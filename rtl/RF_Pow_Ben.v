==> flow/design.v <==
`timescale 1ns / 1ps
module RF_Pow_Ben(
	 input AD_nBusy,       
    input [11:0] AData,  
    input CLK,  
	 input [4:0] RAD,  
	 input RCLK,  
    output [2:0] MUXSel,  
    output [15:0] RFPWR,     
	 output AD_nCONVST,  
    output AD_nCS,      
    output AD_nRD,       
	 output [11:0] AData_debug,
	 output [5:0] signals_debug,  
	 output [25:0] adder_debug,
	 output [15:0] sampleCount_debug,
	 output AD_nCS_debug,
	 output AD_nCONVST_debug,
	 output AD_nRD_debug
    );
	reg AD_nRD_reg = 1;
	reg AD_nCONVST_reg = 1;
	assign AD_nCS = 1'b0;  
	assign AD_nCONVST = AD_nCONVST_reg;
	assign AD_nRD = AD_nRD_reg;
	assign AD_nCS_debug =  AD_nCS;
	assign AD_nCONVST_debug = AD_nCONVST;
	assign AD_nRD_debug = AD_nRD;
	reg [15:0] block_ram [31:0];
	reg [15:0] block_ram_out;
	reg [4:0] wr_addr_MSB = {5{1'b0}};  
	reg [4:0] wr_addr_LSB = {5{1'b0}};
	reg [4:0] wr_timing_addr_MSB = {5{1'b0}};
	reg [4:0] wr_timing_addr_LSB = {5{1'b0}};
	reg write = 1'b0;
	reg sample = 1'b0;  
	reg [1:0] wrapCount = {4{1'b0}};  
	reg [15:0] sampleCount = {16{1'b0}};  
	reg [23:0] RF_PowAdder = {24{1'b0}};  
	assign adder_debug = RF_PowAdder;
	reg [2:0] MUXSel_reg = {3{1'b0}};
	assign MUXSel = MUXSel_reg;
	reg [3:0] sample_timer = 0;
	wire [4:0] sample_timer_wrap = sample_timer + 1;
	reg sample_flag = 0;          
	reg sampleHold_flag = 0;      
	reg changeSig_flag = 0;       
	assign signals_debug[1] = changeSig_flag;
	reg changeSigHold_flag = 0;   
	assign signals_debug[0] = changeSigHold_flag;
	reg [1:0] rSector_pointer = 0;                   
 	reg [1:0] wSector_pointer = 0;                   
	reg [1:0] wTimingSector_pointer = 0;             
	reg [2:0] sample_state = 0;   
	assign signals_debug[5:4] =  sample_state;
	reg [2:0] write_state = 0;    
	assign signals_debug[3:2] =  write_state;	
	wire [3:0] channelWrap = MUXSel_reg + 1;  
	reg [5:0] changeSigHold_counter = 0;   
	wire [6:0] changeSigHold_counter_wrap = changeSigHold_counter + 1;  
	reg [15:0] RFPWR_reg = {16{1'b0}};
	reg rSector_increment = 0;
	always @ (posedge CLK) begin	 
		if (RAD[2:0] == 3'b000 && rSector_increment == 0) begin
			rSector_increment <= 1;
			rSector_pointer <= rSector_pointer + 1;
		end
		if (RAD[2:0] == 3'b001) begin
			rSector_increment <= 0;
		end
		RFPWR_reg <= block_ram[RAD];
	end
	assign RFPWR = RFPWR_reg;
	always @ (posedge CLK) begin  
		sample_timer <= sample_timer + 1;
		if (sample_timer_wrap[4] == 1) sample_flag <= 1;    
		if (sampleCount == 4096 && changeSigHold_flag == 0) begin
			changeSig_flag <= 1;   
		end
		if (changeSigHold_flag == 1) begin
			changeSigHold_counter <= changeSigHold_counter + 1;
		end
		if (changeSigHold_counter_wrap[6] == 1) begin 
			changeSigHold_flag <= 0;
			changeSigHold_counter <= 0;
		end
		if (changeSig_flag == 1 && sampleHold_flag == 0) begin
			wrapCount <= wrapCount + channelWrap[3];  
			changeSig_flag <= 0;                      
			sample_timer <= 0;                        
			changeSigHold_flag <= 1;                  
			write_state <= write_state + 1;           
		end
		wSector_pointer <= "00";  
		if (write_state == 2'd1) begin
			wr_addr_MSB[2:0] <= MUXSel_reg;
			wr_addr_MSB[4:3] <= "00";
			wr_addr_LSB[2:0] <= MUXSel_reg;
			wr_addr_LSB[4:3] <= "01";
			wr_timing_addr_LSB[0] <= "0";
			wr_timing_addr_LSB[4] <= "1";
			wr_timing_addr_LSB[3] <= MUXSel_reg[2];
			wr_timing_addr_LSB[2:1] <= MUXSel_reg[1:0];
			wr_timing_addr_MSB[0] <= "1";
			wr_timing_addr_MSB[4] <= "1";
			wr_timing_addr_MSB[3] <= MUXSel_reg[2];
			wr_timing_addr_MSB[2:1] <= MUXSel_reg[1:0];
			write_state <= write_state + 1;
		end
		if (write_state == 2'd2) begin
			MUXSel_reg <= MUXSel_reg + 1;             
			write_state <= write_state + 1;
		end
		if (write_state == 2'd3) begin
			block_ram[wr_addr_MSB] <= RF_PowAdder[23:8];  
			block_ram[wr_addr_LSB] <= RF_PowAdder[7:0];  
			RF_PowAdder <= {24{1'b0}};  
			sampleCount <= {16{1'b0}};  
			write_state <= 0;  
		end
		if (sample_flag == 1'b1 && sample_state == 3'b000 && AD_nBusy == 1'b1 && changeSig_flag == 0 && changeSigHold_flag == 0) begin
			sample_flag <= 0;
			sample_state <= 3'b001;
			sampleHold_flag <= 1;
			sampleCount <= sampleCount + 1;  
		end
		case (sample_state)   
			3'b001: begin
				AD_nCONVST_reg <= 1'b0;
				sample_state <= sample_state + 1;
				end
			3'b010: sample_state <= sample_state + 1;  
			3'b011: begin
				sample_state <= sample_state + 1;
				end
			3'b100: begin
				if (AD_nBusy == 1) begin
					AD_nCONVST_reg <= 1'b1;
					AD_nRD_reg <= 0;
					sample_state <= sample_state + 1;
					end
				end
			3'b101: sample_state <= sample_state + 1;  
			3'b110: begin
				RF_PowAdder <= RF_PowAdder + AData;
				AD_nRD_reg <= 1;
				sample_state <= 3'b000;  
				sampleHold_flag <= 0;
				end
			endcase  
		end  
endmodule
==> Reports on RF_Pow_Ben <==
The steps from the RTL of RF_Pow_Ben to its reports follow in flow order.
Lines are those of the file above, counted from 1.
Operators: Yosys type, input widths -> output width; for muxes data width and select width s.
Library cell names are shortened.
{ "inputs": {"top_module": "RF_Pow_Ben", "clock_port": "CLK", "cell_library": "sky130hd", "lib_corner": "tt_025C_1v80"} }

==> Word-level counts <==
Yosys after proc, flatten, opt, wreduce and memory -nomap, before mapping. Memory bits, and registers merged into a memory's read port (data or address), are not among the register bits. Print and check cells are not counted. Equal cells are merged and count once.
Memory sizes are those after Yosys's memory passes, which may raise the word count (mostly to a power of two), join words into wider ones and drop unused or constant bits.
{ "bits": {"ff_bits": 69, "ramBits": 512, "clocked_rd_ports_x_width": 16, "n_memories": 1, "output_inout_bits": 85, "elab_cells": 71} }
{ "op_classes": {"add_sub_neg": 7, "n_eq": 11, "muxes": 19, "logic": 3, "n_reduce_logical": 15} }
{ "mem_list": {"columns": ["name", "words", "width", "read_ports", "wr", "line", "rtl"], "rows": [
  ["block_ram", 32, 16, 1, 2, 29, "reg [15:0] block_ram [31:0];"]
]} }
{ "op_table": {"columns": ["operator", "n"], "rows": [
  ["$mux 16", 4],
  ["$mux 24", 2],
  ["$add 24x12->24", 1],
  ["$add 16x1->16 const B", 1],
  ["$eq 16x13->1 const B", 1],
  ["$mux 3", 5],
  ["$eq 3x2->1 const B", 4],
  ["$mux 5", 2],
  ["$add 3x1->3 const B", 3],
  ["$eq 3x3->1 const B", 3],
  ["$pmux 3 s3", 1],
  ["$reduce_bool 2->1", 4],
  ["$add 6x1->7 const B", 1],
  ["$logic_and 1x1->1", 6],
  ["$eq 3x1->1 const B", 2],
  ["$add 4x1->5 const B", 1],
  ["$reduce_and 2->1", 2],
  ["$reduce_or 4->1", 1],
  ["$pmux 1 s2", 2],
  ["$not 1->1", 3],
  ["$logic_not 3->1", 1],
  ["$reduce_bool 3->1", 1],
  ["$mux 1", 3],
  ["$ne 2x2->1 const B", 1]
]} }

==> Longest topological paths <==
Longest topological path by Yosys (ltp), each cell counted once; first at word level (registers and memories cut), then after technology mapping (sequential cells cut; the memories' decode and read muxes count).
{ "depth": {"ltp_word": 8, "ABC_AREA": 0, "ltp_mapped": 8, "ltp_nobuf": 7} }

==> After synthesis <==
Yosys stat after the flow's synthesis: flattened, memories mapped to cells. It holds for the ABC_AREA given above (unset counts as 0); a run with the other value may have another netlist.
The area totals of this step are shown rounded.
{ "types": {"columns": ["cell_type", "n", "type_area_um2"], "rows": [
  ["edfxtp_1", 177, 5.32E+03],
  ["dfxtp_1", 100, 2001.92],
  ["mux4_2", 56, 1261.21],
  ["nor2_1", 121, 454.186],
  ["o21ai_0", 83, 415.398],
  ["nand2_1", 108, 405.389],
  ["ha_1", 25, 312.8],
  ["buf_4", 41, 307.795],
  ["mux2i_1", 26, 260.25],
  ["xor2_1", 15, 131.376],
  ["clkbuf_1", 33, 123.869],
  ["nand3_1", 22, 110.106],
  ["inv_1", 29, 108.854],
  ["xnor2_1", 10, 87.584],
  ["a211oi_1", 11, 82.579],
  ["nand2b_1", 13, 81.328],
  ["a21oi_1", 13, 65.062],
  ["and3_1", 9, 56.304]
]} }
Other cell types: 31; their cells: 77.
{ "mapped": {"cells": 969, "synth_area_um2": 12000, "seq_area_um2": 7300, "ff_cells": 277, "buf_cells": 83} }

==> Timing after synthesis <==
OpenSTA on the mapped netlist: ideal clock, no wires. The path of least setup slack (recovery checks aside). Input and output delay are each 20% of the period. Register names are those of the netlist, which keeps one name where synthesis merged equal registers.
{ "synth_timing": {"path_type": "input-to-reg", "startpoint": "input AData[0]", "endpoint": "register RF_PowAdder[22]", "tclk_ns": 3.01, "t_first_pin_ns": 0.602, "arrival_time_ns": 2.303, "t_required_ns": 2.736, "slack_ns": 0.433, "path_delay_ns": 1.975, "driving_pins": 7, "n_path_buf": 0, "period_less_setup_slack_ns": 2.577} }
"path_delay_ns" is the arrival time less input delay plus setup time.
"driving_pins": output pins that drive a net of the path, with the launching flip-flop's if there is one; two outputs of one cell count as two.
"period_less_setup_slack_ns" is the clock period less the worst setup slack; recovery checks do not enter. This is arithmetic on one report: input and output delays are still those of the set period (20% each).
Between the ends stands the longest chain of elaborated cells between them, by number of cells; it is not shown to be the way that was timed. Of several equally long chains one is given.
A line is the first line of the expression or statement that the cell stems from. Yosys adds cells for indexed reads and writes and turns some case tables into memories.
{ "synth_via": {"path_cell_list": "ha_1 -> fa_1 -> a211oi_1 -> nor2_1 -> o2111ai_1 -> a2111oi_0 -> mux2i_1", "elab_chain_len": 2, "cells_between": 2} }
{ "synth_rtl": {"columns": ["element", "line", "rtl"], "rows": [
  ["from (decl)", 4, "input [11:0] AData,"],
  ["$add 24x12->24", 145, "RF_PowAdder <= RF_PowAdder + AData;"],
  ["$mux 24", 127, "case (sample_state)"],
  ["to (assign)", 117, "RF_PowAdder <= {24{1'b0}};"],
  ["to (assign)", 145, null],
  ["to (decl)", 39, "reg [23:0] RF_PowAdder = {24{1'b0}};"]
]} }

==> Timing after layout <==
From the final timing report of run 1: the path of least setup slack in the routed layout; clock arrival at registers is part of the times.
{ "layout_timing": {"path_type": "input-to-reg", "startpoint": "input AData[8]", "endpoint": "register RF_PowAdder[23]", "tclk_ns": 2.52, "t_first_pin_ns": 0.50, "arrival_time_ns": 2.69, "t_required_ns": 2.81, "slack_ns": 0.12, "driving_pins": 7, "n_path_buf": 1} }
Between the ends stands the longest chain of elaborated cells between them, by number of cells; it is not shown to be the way that was timed. Of several equally long chains one is given.
{ "layout_via": {"path_cell_list": "clkdlybuf4s50_1 -> ha_1 -> nand4_1 -> or4_4 -> a21o_1 -> a211oi_1 -> mux2i_1", "elab_chain_len": 2, "cells_between": 2} }
{ "layout_rtl": {"columns": ["element", "line", "rtl"], "rows": [
  ["from (decl)", 4, "input [11:0] AData,"],
  ["$add 24x12->24", 145, "RF_PowAdder <= RF_PowAdder + AData;"],
  ["$mux 24", 127, "case (sample_state)"],
  ["to (assign)", 117, "RF_PowAdder <= {24{1'b0}};"],
  ["to (assign)", 145, null],
  ["to (decl)", 39, "reg [23:0] RF_PowAdder = {24{1'b0}};"]
]} }

--- measured runs ---
Measured results for RF_Pow_Ben: 2 stored runs of the Yosys and OpenROAD flow on sky130hd. The settings differ; the order carries no meaning. The constraints put input and output delay at 20% of the set period each and load the outputs with 0.01 pF.
"period_less_ws_ns" is the run's clock period less its worst setup slack. It is reckoned from that one timing run; input and output delays stay at 20% of the period that was set.
"worst_path_time_ns" = time allowed to the worst setup path (clock period - input delay - output delay, where it has them) - its slack; a late launch clock adds to it, a late capture clock takes from it.
By "total_power_mw" is meant OpenSTA's value without simulated activity: inputs other than the clock are taken to toggle once in ten clock periods, and the tool carries that through the logic.
Measured values are rounded.

Run 1
==> flow/run.sh <==
#!/bin/bash
# the make line also repeats the synthesis and layout settings of config.mk as NAME=value (left out here)
make -C /OpenROAD-flow-scripts/flow DESIGN_CONFIG=/design/flow/config.mk WORK_HOME=/design/flow/orfs CLKGATE_MAP_FILE= finish
==> flow/config.mk <==
export PLATFORM = sky130hd
export DESIGN_NAME = RF_Pow_Ben
export DESIGN_NICKNAME = RF_Pow_Ben
export VERILOG_FILES = /design/flow/design.v
export SDC_FILE = /design/flow/constraint.sdc
export NUM_CORES = 4
export LEC_CHECK = 0
export CAP_MARGIN = 20
export CORE_MARGIN = 2
export CORE_UTILIZATION = 40
export SLEW_MARGIN = 20
==> flow/constraint.sdc <==
create_clock -name core_clock -period 2.52 [get_ports {CLK}]
set_input_delay 0.5040 -clock core_clock [delete_from_list [all_inputs] [get_ports {CLK}]]
set_output_delay 0.5040 -clock core_clock [all_outputs]
set_load 0.01 [all_outputs]

==> results of run 1, as JSON <==
{
  "ys_area_um2": 12000,
  "design.die.area_um2": 32000,
  "util_pct": 49,
  "ws_setup_ns": 0.12,
  "fin_tns_ns": 0.000,
  "total_power_mw": 11,
  "period_less_ws_ns": 2.397,
  "worst_path_time_ns": 1.89,
  "path_kind": "input-to-reg"
}

Run 2
==> flow/run.sh <==
#!/bin/bash
# the make line also repeats the synthesis and layout settings of config.mk as NAME=value (left out here)
make -C /OpenROAD-flow-scripts/flow DESIGN_CONFIG=/design/flow/config.mk WORK_HOME=/design/flow/orfs CLKGATE_MAP_FILE= finish
==> flow/config.mk <==
export PLATFORM = sky130hd
export DESIGN_NAME = RF_Pow_Ben
export DESIGN_NICKNAME = RF_Pow_Ben
export VERILOG_FILES = /design/flow/design.v
export SDC_FILE = /design/flow/constraint.sdc
export NUM_CORES = 4
export LEC_CHECK = 0
export ABC_AREA = 1
export CAP_MARGIN = 20
export CELL_PAD_IN_SITES_GLOBAL_PLACEMENT = 3
export CORE_ASPECT_RATIO = 1.56
export CORE_MARGIN = 2
export CORE_UTILIZATION = 16
export CTS_CLUSTER_DIAMETER = 182
export GPL_ROUTABILITY_DRIVEN = 0
export GPL_TIMING_DRIVEN = 0
export PLACE_DENSITY_LB_ADDON = 0.12
export SLEW_MARGIN = 20
export TNS_END_PERCENT = 55
==> flow/constraint.sdc <==
create_clock -name core_clock -period 2.88 [get_ports {CLK}]
set_input_delay 0.5760 -clock core_clock [delete_from_list [all_inputs] [get_ports {CLK}]]
set_output_delay 0.5760 -clock core_clock [all_outputs]
set_load 0.01 [all_outputs]

==> results of run 2, as JSON <==
{
  "ys_area_um2": 13000,
  "design.die.area_um2": 84000,
  "util_pct": 20,
  "ws_setup_ns": 0.22,
  "fin_tns_ns": 0.000,
  "total_power_mw": 9.1,
  "period_less_ws_ns": 2.656,
  "worst_path_time_ns": 2.66,
  "path_kind": "reg-to-reg"
}
--- end ---
