==> flow/design.v <==
module DAC_CTRL_v3( input clk_i,
		    input dac_we_i,
		    input [4:0] dac_waddr_i,
		    input [15:0] dac_dat_i,
			 input [4:0] dac_raddr_i,
		    output [15:0] dac_dat_o,
		    input update_i,
			 output busy_o,
		    output SCLK,
		    output NSYNC,
		    output [7:0] DIN );
   reg [11:0] 			 dac_storage[7:0][3:0];
   wire [11:0] 			 dac_out[7:0];
   reg [1:0] 			 dac_sel = {2{1'b0}};
   wire [2:0] 			 dac_sel_plus_one = dac_sel + 1;   
   reg [15:0] 			 dac_shift_regs[7:0];
   integer 			 i,j;
   initial begin
      for (i=0;i<8;i=i+1) begin
			 for (j=0;j<4;j=j+1) begin
				 dac_storage[i][j] <= {12{1'b0}};	    
			 end
			 dac_shift_regs[i] <= {16{1'b0}};	 
      end
   end
   integer k;  
   always @(posedge clk_i) begin
      for (k=0;k<8;k=k+1) begin
			if (dac_we_i && (dac_waddr_i[4:2] == k))
					dac_storage[k][dac_waddr_i[1:0]] <= dac_dat_i[11:0];
      end
   end
   generate
      genvar l;
      for (l=0;l<8;l=l+1) begin : LP
		 assign dac_out[l] = dac_storage[l][dac_sel];
		 assign DIN[l] = dac_shift_regs[l][15];
      end
   endgenerate
   reg [15:0] dac_dat_out = {16{1'b0}};
   always @(posedge clk_i) begin
      dac_dat_out <= dac_storage[dac_raddr_i[4:2]][dac_raddr_i[1:0]];
   end
   localparam FSM_BITS = 3;
   localparam [FSM_BITS-1:0] IDLE = 0;
   localparam [FSM_BITS-1:0] LOAD = 1;   
   localparam [FSM_BITS-1:0] NSYNC_LOW = 2;
   localparam [FSM_BITS-1:0] SHIFT_LOW = 3;
   localparam [FSM_BITS-1:0] SHIFT_HIGH = 4;
   localparam [FSM_BITS-1:0] SHIFT_DONE = 5;
   localparam [FSM_BITS-1:0] DONE = 6;
   reg [FSM_BITS-1:0] state = IDLE;
   reg 		      updating = 0;
   integer 	      m;
   (* IOB = "TRUE" *)
   reg 		      sclk_reg = 0;
   (* IOB = "TRUE" *)
   reg nsync_reg = 1;
   reg [3:0] shift_count = {4{1'b0}};
   wire [4:0] shift_count_plus_one = shift_count + 1;   
	reg toggle = 1'b0;
	reg update_d = 1'b0;
	reg update_slow = 1'b0;
   always @(posedge clk_i) begin
		toggle = ~toggle;  
		update_d<= update_i;
		update_slow<= update_d | update_i;
		if(toggle)
		 begin
		if (update_i) begin 
								updating <= 1;
						  end
		else if (state == DONE) updating <= 0;
	   if(toggle)  
			begin
				case (state)
					IDLE: if (update_slow) state <= LOAD;
					LOAD: state <= NSYNC_LOW;
					NSYNC_LOW: state <= SHIFT_LOW;
					SHIFT_LOW: if (shift_count_plus_one[4]) state <= SHIFT_DONE;
								  else state <= SHIFT_HIGH;
					SHIFT_HIGH: state <= SHIFT_LOW;
					SHIFT_DONE: if (dac_sel_plus_one[2]) state <= DONE;
								  else state <= LOAD;
					DONE: state <= IDLE;
				endcase
				if (state == SHIFT_DONE) shift_count <= {4{1'b0}};      
				else if (state == SHIFT_HIGH) shift_count <= shift_count_plus_one;
				if (update_slow) updating <= 1;
				else if (state == DONE) updating <= 0;
				if (state == LOAD) nsync_reg <= 0;
				else if ((state == SHIFT_DONE) && shift_count_plus_one[4]) 
					nsync_reg <= 1;
				sclk_reg <= !(state == SHIFT_LOW);
				if (state == SHIFT_DONE) dac_sel <= dac_sel_plus_one;
				for (m=0;m<8;m=m+1) begin
					if (state == LOAD) begin
						 dac_shift_regs[m] <= {dac_sel[1],dac_sel[0],1'b1,
															 !(dac_sel[1] && dac_sel[0]),
															 dac_out[m]};
					end else if (state == SHIFT_HIGH) begin
						dac_shift_regs[m] <= {dac_shift_regs[m][14:0],1'b0};
					end
				end      
		   end
     end  
   end  
	assign NSYNC = nsync_reg;
	assign SCLK = sclk_reg;
	assign dac_dat_o = dac_dat_out;
	assign busy_o = updating;
endmodule  
Step by step through the tools: DAC_CTRL_v3
Tool output for the design above, in the order of the flow.
Lines are those of the file above, counted from 1.
Cell names lack the library's common part.
{"block": "inputs", "top": "DAC_CTRL_v3", "clock": "clk_i", "library": "sky130hd", "corner": "tt_025C_1v80"}

Elaborated design
Counts by Yosys on the flattened word-level netlist (proc, flatten, opt, wreduce). Print and check cells are left out.
Memory sizes are those after Yosys's memory passes, which may raise the word count (mostly to a power of two), join words into wider ones and drop unused or constant bits.
{"block": "word_totals", "regBits": 143, "output_inout_bits": 27, "input_bits": 29, "memories": 1, "wordCells": 159, "ram_bits": 384, "clocked_rd_ports_x_width": 12}
{"block": "op_classes", "n_logic": 2, "reduce_logical": 27, "equal": 14, "muxes": 69, "addsub": 21}
{"block": "memory_table", "name": "dac_storage", "size": 32, "width": 12, "rd": 9, "wr": 1, "line": 12, "source": "reg [11:0] dac_storage[7:0][3:0];"}
{"block": "op_table", "cell": "16-bit 2-to-1 mux", "count": 16}
{"block": "op_table", "cell": "12-bit 2-to-1 mux", "count": 15}
{"block": "op_table", "cell": "12-bit OR reduction", "count": 7}
{"block": "op_table", "cell": "5-bit 2-to-1 mux", "count": 15}
{"block": "op_table", "cell": "5-bit adder (first input constant)", "count": 6}
{"block": "op_table", "cell": "3-bit == test (second input constant)", "count": 7}
{"block": "op_table", "cell": "4-bit by 5-bit adder with 5-bit output (first input constant)", "count": 4}
{"block": "op_table", "cell": "1-bit 2-to-1 mux", "count": 19}
{"block": "op_table", "cell": "3-bit parallel mux with 6-bit select", "count": 1}
{"block": "op_table", "cell": "3-bit by 2-bit == test with 1-bit output (second input constant)", "count": 4}
{"block": "op_table", "cell": "1-bit logical AND", "count": 10}
{"block": "op_table", "cell": "3-bit by 5-bit adder with 5-bit output (first input constant)", "count": 2}
{"block": "op_table", "cell": "2-bit by 2-bit subtractor with 3-bit output (first input constant)", "count": 3}
{"block": "op_table", "cell": "3-bit by 1-bit == test with 1-bit output (second input constant)", "count": 2}
{"block": "op_table", "cell": "3-bit logical NOT", "count": 2}
{"block": "op_table", "cell": "6-bit nonzero test", "count": 1}
{"block": "op_table", "cell": "3-bit 2-to-1 mux", "count": 2}
{"block": "op_table", "cell": "4-bit by 1-bit adder with 5-bit output (second input constant)", "count": 1}
{"block": "op_table", "cell": "4-bit by 3-bit adder with 5-bit output (first input constant)", "count": 1}
{"block": "op_table", "cell": "5-bit by 3-bit adder with 5-bit output", "count": 1}
{"block": "op_table", "cell": "2-bit AND reduction", "count": 2}
{"block": "op_table", "cell": "3-bit by 3-bit adder with 4-bit output (first input constant)", "count": 1}
{"block": "op_table", "cell": "4-bit 2-to-1 mux", "count": 1}
{"block": "op_table", "cell": "2-bit by 1-bit adder with 3-bit output (second input constant)", "count": 1}
{"block": "op_table", "cell": "3-bit subtractor (first input constant)", "count": 1}
{"block": "op_table", "cell": "3-bit AND reduction", "count": 1}
{"block": "op_table", "cell": "1-bit logical NOT", "count": 2}
{"block": "op_table", "cell": "2-bit != test (second input constant)", "count": 1}
Not listed: further kinds 4, cells in them 4.

Depth
Longest topological path by Yosys (ltp), each cell counted once; first at word level (registers and memories cut), then after technology mapping (sequential cells cut; the memories' decode and read muxes count).
{"block": "logic_depth", "word_depth": 11, "abc_area": 0, "depth_mapped": 8, "ltp_nobuf": 5}

Synthesis result
Yosys stat after the flow's synthesis: flattened, memories mapped to cells. It holds for the ABC_AREA given above (unset counts as 0); a run with the other value may have another netlist.
The area totals of this step are shown rounded.
{"block": "synth_totals", "ffs": 539, "mapped_cells": 1534, "seq_area_mm2": 0.01604, "area_mm2": 0.02383}
{"block": "types", "type": "edfxtp_1", "count": 524}
{"block": "types", "type": "mux4_2", "count": 96}
{"block": "types", "type": "mux2i_1", "count": 192}
{"block": "types", "type": "nand2_1", "count": 295}
{"block": "types", "type": "a22oi_1", "count": 48}
{"block": "types", "type": "dfxtp_1", "count": 15}
{"block": "types", "type": "nor2_1", "count": 57}
{"block": "types", "type": "a22o_1", "count": 24}
{"block": "types", "type": "buf_4", "count": 28}
{"block": "types", "type": "buf_2", "count": 37}
{"block": "types", "type": "buf_12", "count": 8}
{"block": "types", "type": "nand3_1", "count": 30}
{"block": "types", "type": "a21oi_1", "count": 28}
{"block": "types", "type": "a21o_1", "count": 16}
{"block": "types", "type": "buf_6", "count": 9}
{"block": "types", "type": "clkbuf_1", "count": 24}
{"block": "types", "type": "nand4_1", "count": 13}
{"block": "types", "type": "a31oi_1", "count": 12}
Not listed: further types 22, cells in them 78.

Path before layout
OpenSTA on the mapped netlist: ideal clock, no wires. The path of least setup slack (recovery checks aside). Input and output delay are each 20% of the period. Register names are those of the netlist, which keeps one name where synthesis merged equal registers.
{"block": "synth_timing", "kind": "register to register", "from": "reg state[2]", "to": "reg dac_shift_regs[0][0]", "setup_time_ns": 0.773, "arrival_ns": 9.425, "clock_period_ns": 11.9, "driving_pins": 4, "delay_ns": 10.198, "slack_ns": 1.702, "t_first_pin_ns": 0.000, "t_required_ns": 11.127, "synth_period_reached_ns": 10.198}
"delay_ns" is the arrival time less input delay plus setup time.
"driving_pins" counts driving pins, that of a launching flip-flop among them; a cell with two outputs on the path counts twice.
"synth_period_reached_ns" is the clock period less the worst setup slack; recovery checks do not enter. This is arithmetic on one report: input and output delays are still those of the set period (20% each).
The rows between start and end are the longest chain of elaborated cells between them; the timing report does not say that the signal goes this way. Where chains are equally long, one stands for them.
Each line given opens the expression or statement behind the cell; cells for indexed reads and writes are added by Yosys, which also makes memories of some case tables.
At most two assigning lines are given for a register; there are more.
The path ends at the enable pin of a flip-flop; only ways to that pin are counted.
{"block": "synth_between", "path_cell_list": "edfxtp_1 > clkbuf_1 > xnor2_1 > nor3_1", "elab_chain_cells": 3}
{"block": "synth_rtl", "item": "start: declaration", "line": 52, "source": "reg [FSM_BITS-1:0] state = IDLE;"}
{"block": "synth_rtl", "item": "start: assignment", "line": 77, "source": "IDLE: if (update_slow) state <= LOAD;"}
{"block": "synth_rtl", "item": "start: assignment", "line": 78, "source": "LOAD: state <= NSYNC_LOW;"}
{"block": "synth_rtl", "item": "3-bit by 1-bit == test with 1-bit output", "line": 97, "source": "if (state == LOAD) begin"}
{"block": "synth_rtl", "item": "2-bit nonzero test"}
{"block": "synth_rtl", "item": "2-bit AND reduction"}
{"block": "synth_rtl", "item": "end: assignment", "line": 98, "source": "dac_shift_regs[m] <= {dac_sel[1],dac_sel[0],1'b1,"}
{"block": "synth_rtl", "item": "end: declaration", "line": 16, "source": "reg [15:0] dac_shift_regs[7:0];"}

Path in the finished layout
Path of least setup slack in the final report of run 1 (OpenROAD, finished layout, wires in). Where an end is a register, its clock arrival counts in the times.
{"block": "layout_timing", "kind": "input to register", "from": "in dac_raddr_i[2]", "to": "reg dac_dat_out[0]", "t_required_ns": 8.18, "t_first_pin_ns": 1.55, "arrival_ns": 4.62, "setup_time_ns": 0.18, "slack_ns": 3.56, "clock_period_ns": 7.77, "driving_pins": 7}
The rows between start and end are the longest chain of elaborated cells between them; the timing report does not say that the signal goes this way. Where chains are equally long, one stands for them.
{"block": "layout_between", "path_cell_list": "clkdlybuf4s50_1 > nor2b_4 > buf_4 > a22o_1 > nor3_1 > a31oi_1 > nand3_1", "elab_chain_cells": 2}
{"block": "layout_rtl", "item": "start: declaration", "line": 5, "source": "input [4:0] dac_raddr_i,"}
{"block": "layout_rtl", "item": "3-bit subtractor", "line": 42, "source": "dac_dat_out <= dac_storage[dac_raddr_i[4:2]][dac_raddr_i[1:0]];"}
{"block": "layout_rtl", "item": "5-bit by 3-bit adder with 5-bit output", "line": 42}
{"block": "layout_rtl", "item": "end: declaration", "line": 40, "source": "reg [15:0] dac_dat_out = {16{1'b0}};"}

2 stored runs of DAC_CTRL_v3 in the flow (synthesis by Yosys, layout by OpenROAD, sky130hd cells), in arbitrary order. Constraints: input delay and output delay 20% of the set period each, output load 0.01 pF.
By "worst_path_time_ns" is meant the share of the clock period that the worst setup path is allowed (20% is reserved at inputs, 20% at outputs), minus its slack. Clock arrival times at its registers enter into it.
"design_power_uw" is the tool's figure for a default switching activity; nothing was simulated.
The results are shown rounded.

{"run": "run 1", "settings": { "period_ns": 7.77, "CORE_UTILIZATION": 31, "SETUP_SLACK_MARGIN": 1.21, "PLACE_DENSITY_LB_ADDON": 0.01, "GPL_ROUTABILITY_DRIVEN": 1, "MAX_ROUTING_LAYER": "met4", "CAP_MARGIN": 20, "CORE_MARGIN": 2, "SLEW_MARGIN": 20 }, "results": { "synthArea_mm2": 0.02383, "dieArea_mm2": 0.07911, "post_route_util_pct": 35.8, "worst_setup_slack_ns": 3.563, "setup_tns_ns": 0.000, "design_power_uw": 8379, "worst_path_time_ns": 2.65, "worst_path_kind": "input to register" }}
{"run": "run 2", "settings": { "period_ns": 9.1, "CORE_UTILIZATION": 64, "PLACE_DENSITY_LB_ADDON": 0.27, "HOLD_SLACK_MARGIN": -0.09, "CORE_ASPECT_RATIO": 0.53, "CORE_MARGIN": 8, "CELL_PAD_IN_SITES_GLOBAL_PLACEMENT": 2, "GPL_TIMING_DRIVEN": 1, "CTS_CLUSTER_DIAMETER": 359, "CAP_MARGIN": 20, "SLEW_MARGIN": 30, "MAX_ROUTING_LAYER": "met4" }, "results": { "synthArea_mm2": 0.02383, "dieArea_mm2": 0.04398, "post_route_util_pct": 70.7, "worst_setup_slack_ns": 5.048, "setup_tns_ns": 0.000, "design_power_uw": 6469, "worst_path_time_ns": 2.23, "worst_path_kind": "input to register" }}
